==> flow/design.v <==
`timescale 1ns / 1ps
module booth_multiplier #(
    parameter int N = 64
)(
    input  logic                    clk,
    input  logic                    rst,
    input  logic                    start,
    input  logic signed [N-1:0]     multiplicand,
    input  logic signed [N-1:0]     multiplier,
    output logic signed [(2*N)-1:0] product,
    output logic                    done
);
    logic signed [N:0]   A;         
    logic signed [N-1:0] Q;         
    logic                Q_1;       
    logic signed [N:0]   M;         
    logic [$clog2(N):0]  count;
    logic signed [N:0]   A_temp;
    always_ff @(posedge clk or posedge rst) begin
        if (rst) begin
            A       <= '0;
            Q       <= '0;
            Q_1     <= 1'b0;
            M       <= '0;
            count   <= '0;
            done    <= 1'b0;
            product <= '0;
        end
        else begin
            if (start) begin
                A      <= '0;
                Q      <= multiplier;
                Q_1    <= 1'b0;
                M      <= {multiplicand[N-1], multiplicand};   
                count  <= N;
                done   <= 1'b0;
            end
            else if (count != 0) begin
                case ({Q[0], Q_1})
                    2'b01: A_temp = A + M;
                    2'b10: A_temp = A - M;
                    default: A_temp = A;
                endcase
                {A, Q, Q_1} <= {A_temp[N], A_temp, Q};
                count <= count - 1;
            end
            else if (!done) begin
                product <= {A[N-1:0], Q};
                done    <= 1'b1;
            end
        end
    end
endmodule
module booth_multiplier_wrapper (
    input  wire        clk,
    input  wire        rst,
    input  wire        start,
    input  wire [63:0] multiplicand,
    input  wire [63:0] multiplier,
    output wire [63:0] product,
    output wire        done
);
booth_multiplier #(.N(64)) u0 (
    .clk(clk),
    .rst(rst),
    .start(start),
    .multiplicand(multiplicand),
    .multiplier(multiplier),
    .product(product),
    .done(done)
);
endmodule
### Step by step through the tools: booth_multiplier_wrapper

Tool output for the design above, in the order of the flow.
Line numbers count from 1 in the design file above.
Operators: Yosys type, input widths -> output width; for muxes data width and select width s.
Library cell names are shortened.
Not given: --

| set-up | value |
|---|---|
| top module | booth_multiplier_wrapper |
| clock input | clk |
| standard-cell library | sky130hd |
| corner | tt_025C_1v80 |

### Word-level counts

Counts by Yosys on the flattened word-level netlist (proc, flatten, opt, wreduce; memories kept). Register bits leave out memories and registers merged into their read ports (data or address). Print and check cells are left out. Cells with the same type and inputs are merged into one.

| storage and ports | value |
|---|---|
| word-level cells | 30 |
| register bits | 266 |
| output and inout bits | 65 |
| bits of input ports | 131 |

| cells by class | value |
|---|---|
| mux-type cells | 11 |
| reductions and logical operators | 3 |
| bitwise gates (word level) | 3 |
| add/subtract/negate cells | 3 |
| eq/ne operators | 3 |

Operators by type and width:

| cell | count |
|---|---|
| $pmux 65 s2 | 1 |
| $mux 65 | 2 |
| $mux 64 | 2 |
| $add 65x64->65 | 1 |
| $sub 65x64->65 | 1 |
| $mux 7 | 2 |
| $sub 7x1->7 const B | 1 |
| $reduce_bool 7->1 | 1 |
| $mux 1 | 4 |
| $not 1->1 | 3 |
| $reduce_and 3->1 | 1 |
| $eq 2x1->1 const B | 1 |
| $eq 2x2->1 const B | 1 |
| $ne 2x2->1 const B | 1 |
| $reduce_bool 2->1 | 1 |

### Depth

Longest topological path by Yosys (ltp), each cell counted once; first at word level (registers and memories cut), then after technology mapping (sequential cells cut; the memories' decode and read muxes count).

| depth | value |
|---|---|
| depth after elaboration | 4 |
| ABC_AREA | 0 |
| depth in mapped cells | 22 |
| depth with buffers taken out | 21 |

### Synthesis result

Source: synth_stat.txt of the flow (Yosys; design flattened, memories mapped). It holds for the ABC_AREA given above (unset counts as 0); a run with the other value may have another netlist.
Totals and module areas in this step are rounded.

| mapped netlist | value |
|---|---|
| area of sequential cells | 6630 µm² |
| chip area (Yosys) | 16200 µm² |
| flip-flops | 265 |
| buffer cells | 104 |
| cell count | 1733 |

Cells by type:

| type | count | total area (µm²) |
|---|---|---|
| dfrtp_1 | 265 | 6631.36 |
| mux2_2 | 116 | 1.31E+03 |
| ha_1 | 67 | 838.304 |
| o21ai_0 | 165 | 825.792 |
| xnor2_1 | 93 | 814.531 |
| nand2_1 | 190 | 713.184 |
| mux2i_1 | 67 | 670.643 |
| a21oi_1 | 129 | 645.619 |
| nor2_1 | 123 | 461.693 |
| clkbuf_1 | 92 | 345.331 |
| a21o_1 | 40 | 300.288 |
| o211ai_1 | 38 | 285.274 |
| xor2_1 | 27 | 236.477 |
| nor3_1 | 35 | 175.168 |
| a211oi_1 | 19 | 142.637 |
| inv_1 | 37 | 138.883 |
| a31oi_1 | 22 | 137.632 |
| o211a_1 | 12 | 120.115 |

Not listed: further types 49, cells in them 196.
By module: a second synthesis without flattening, with its own total; a netlist apart from the flattened one above.

| second synthesis, totals | value |
|---|---|
| cell total of the unflattened synthesis | 1856 |
| area (unflattened synthesis) | 18600 µm² |

Each row is one instance without its submodules.

Modules:

| module | cells | area (µm²) | seq. area (µm²) | times used |
|---|---|---|---|---|
| booth_multiplier #(N=64) | 1856 | 18600 | 8230 | 1 |
| booth_multiplier_wrapper | 0 | 0.0 | 0.0 | 1 |

### Path before layout

Source: OpenSTA report_checks on the synthesized netlist (no wires, ideal clock, input and output delay 20% of the period each), path of least setup slack; recovery checks are left aside. Register names are those of the netlist, which keeps one name where synthesis merged equal registers.

| timing after synthesis | value |
|---|---|
| path kind | register -> register |
| start | register u0.M[0] |
| end | register u0.A[63] |
| delay of the path | 4947 ps |
| stages | 23 |
| path buffers | 1 |
| data required time | 6082 ps |
| setup time | 128 ps |
| path slack | 1264 ps |
| period | 6210 ps |
| time at the first pin | 0 ps |
| arrival | 4819 ps |
| synthesis period reached | 4946 ps |

"delay of the path" is the arrival time less input delay plus setup time.
"stages": output pins that drive a net of the path, with the launching flip-flop's if there is one; two outputs of one cell count as two.
"synthesis period reached" = period - worst setup slack (recovery checks aside). The figure is calculated, with input and output delays left at 20% of the set period.
The rows between start and end are the longest chain of elaborated cells between them; the timing report does not say that the signal goes this way. Where chains are equally long, one stands for them.
A line is the first line of the expression or statement that the cell stems from. Yosys adds cells for indexed reads and writes and turns some case tables into memories.

| between the ends, after synthesis | value |
|---|---|
| cell sequence | dfrtp_1 or4_1 nor4_2 and3_1 nand2_1 nor2_1 nand2_1 nor2_1 and2_1 buf_2 a21oi_1 xnor2_1 ha_1 a21oi_1 o21bai_1 a21oi_1 o21ai_0 a21o_1 a221oi_1 o41ai_1 a221oi_1 mux2i_1 mux2_1 |
| cells in the longest elaborated chain | 4 |
| elaborated cells between the ends (all ways) | 5 |
| RTL lines with such cells | 5 |
| those cells by class | add/sub: 2; mux: 3 |

Ends and longest elaborated chain, after synthesis:

| what | RTL line | source |
|---|---|---|
| start: declaration | 16 | `logic signed [N:0]   M;` |
| start: assignment | 24 | `M       <= '0;` |
| start: assignment | 34 | `M      <= {multiplicand[N-1], multiplicand};` |
| $sub 65x64->65 | 41 | `2'b10: A_temp = A - M;` |
| $pmux 65 s2 | 39 | `case ({Q[0], Q_1})` |
| $mux 65 | 38 | `else if (count != 0) begin` |
| $mux 65 | 30 | `if (start) begin` |
| end: assignment | 21 | `A       <= '0;` |
| end: assignment | 31 | `A      <= '0;` |
| end: declaration | 13 | `logic signed [N:0]   A;` |

### Worst path after layout

Path of least setup slack in the final report of flow run A (OpenROAD, finished layout, wires in). Where an end is a register, its clock arrival counts in the times.
The report prints the path's times to 10 ps; the period is as set.

| timing post-layout | value |
|---|---|
| path kind | register -> register |
| start | register u0.M[9] |
| end | register u0.A[60] |
| data required time | 5410 ps |
| arrival | 5410 ps |
| stages | 24 |
| path slack | 0 ps |
| period | 4980 ps |
| path buffers | 6 |
| time at the first pin | 540 ps |
| setup time | 110 ps |

The rows between start and end are the longest chain of elaborated cells between them; the timing report does not say that the signal goes this way. Where chains are equally long, one stands for them.

| between the ends, post-layout | value |
|---|---|
| cell sequence | dfrtp_1 or4_4 or3_4 nor4_4 buf_4 buf_6 and3b_2 and2_4 a21oi_2 xnor2_1 ha_1 buf_6 buf_6 buf_6 a21o_1 a21o_1 a21o_1 a21o_1 a21oi_2 o21a_1 a21boi_2 buf_6 a31oi_1 o311ai_1 |
| cells in the longest elaborated chain | 4 |
| elaborated cells between the ends (all ways) | 5 |
| RTL lines with such cells | 5 |
| those cells by class | add/sub: 2; mux: 3 |

Ends and longest elaborated chain, post-layout:

| what | RTL line | source |
|---|---|---|
| start: declaration | 16 | `logic signed [N:0]   M;` |
| start: assignment | 24 | `M       <= '0;` |
| start: assignment | 34 | `M      <= {multiplicand[N-1], multiplicand};` |
| $sub 65x64->65 | 41 | `2'b10: A_temp = A - M;` |
| $pmux 65 s2 | 39 | `case ({Q[0], Q_1})` |
| $mux 65 | 38 | `else if (count != 0) begin` |
| $mux 65 | 30 | `if (start) begin` |
| end: assignment | 21 | `A       <= '0;` |
| end: assignment | 31 | `A      <= '0;` |
| end: declaration | 13 | `logic signed [N:0]   A;` |

Add stored flow runs of booth_multiplier_wrapper

Measured data: module booth_multiplier_wrapper, platform sky130hd, 2 stored runs of the flow under differing settings, order arbitrary. Input and output delays are each 20% of the period that was set; the output load is 0.01 pF.
"period achieved": clock period set for the run, less the worst setup slack. It is reckoned from that one timing run; input and output delays stay at 20% of the period that was set.
"critical path time" = time allowed to the worst setup path (clock period - input delay - output delay, where it has them) - its slack; a late launch clock adds to it, a late capture clock takes from it.
"power consumption" rests on the timing tool's default activity at the inputs, not on a simulated workload.
"critical path time" is given in steps of 10 ps.
Results are given in rounded form.
Settings: . = not set for that run.

| run name | period_ns | CORE_UTILIZATION | SETUP_SLACK_MARGIN | PLACE_DENSITY | CORE_MARGIN | ABC_AREA | GPL_ROUTABILITY_DRIVEN | CTS_CLUSTER_SIZE | CAP_MARGIN | SLEW_MARGIN | chip area after synthesis (Yosys) (µm²) | utilization in the final report | period achieved (ps) | critical path time (ps) | type of the worst setup path | setup total negative slack (ps) | setup slack of the worst path (ps) | area inside the die boundary (µm²) | area of the standard cells in the finished layout (µm²) | power consumption (µW) |
|---|---|---|---|---|---|---|---|---|---|---|---|---|---|---|---|---|---|---|---|---|
| flow run A | 4.98 | 19 | 0.19 | 0.47 | 6 | 0 | 1 | 45 | 30 | 25 | 16200 | 0.267 | 4977 | 4980 | register -> register | 0 | 3 | 92500 | 22400 | 12700 |
| flow run B | 3.37 | 40 | . | . | 2 | . | . | . | 20 | 20 | 16200 | 0.607 | 4901 | 4900 | register -> register | -47500 | -1530 | 42200 | 24200 | 20700 |
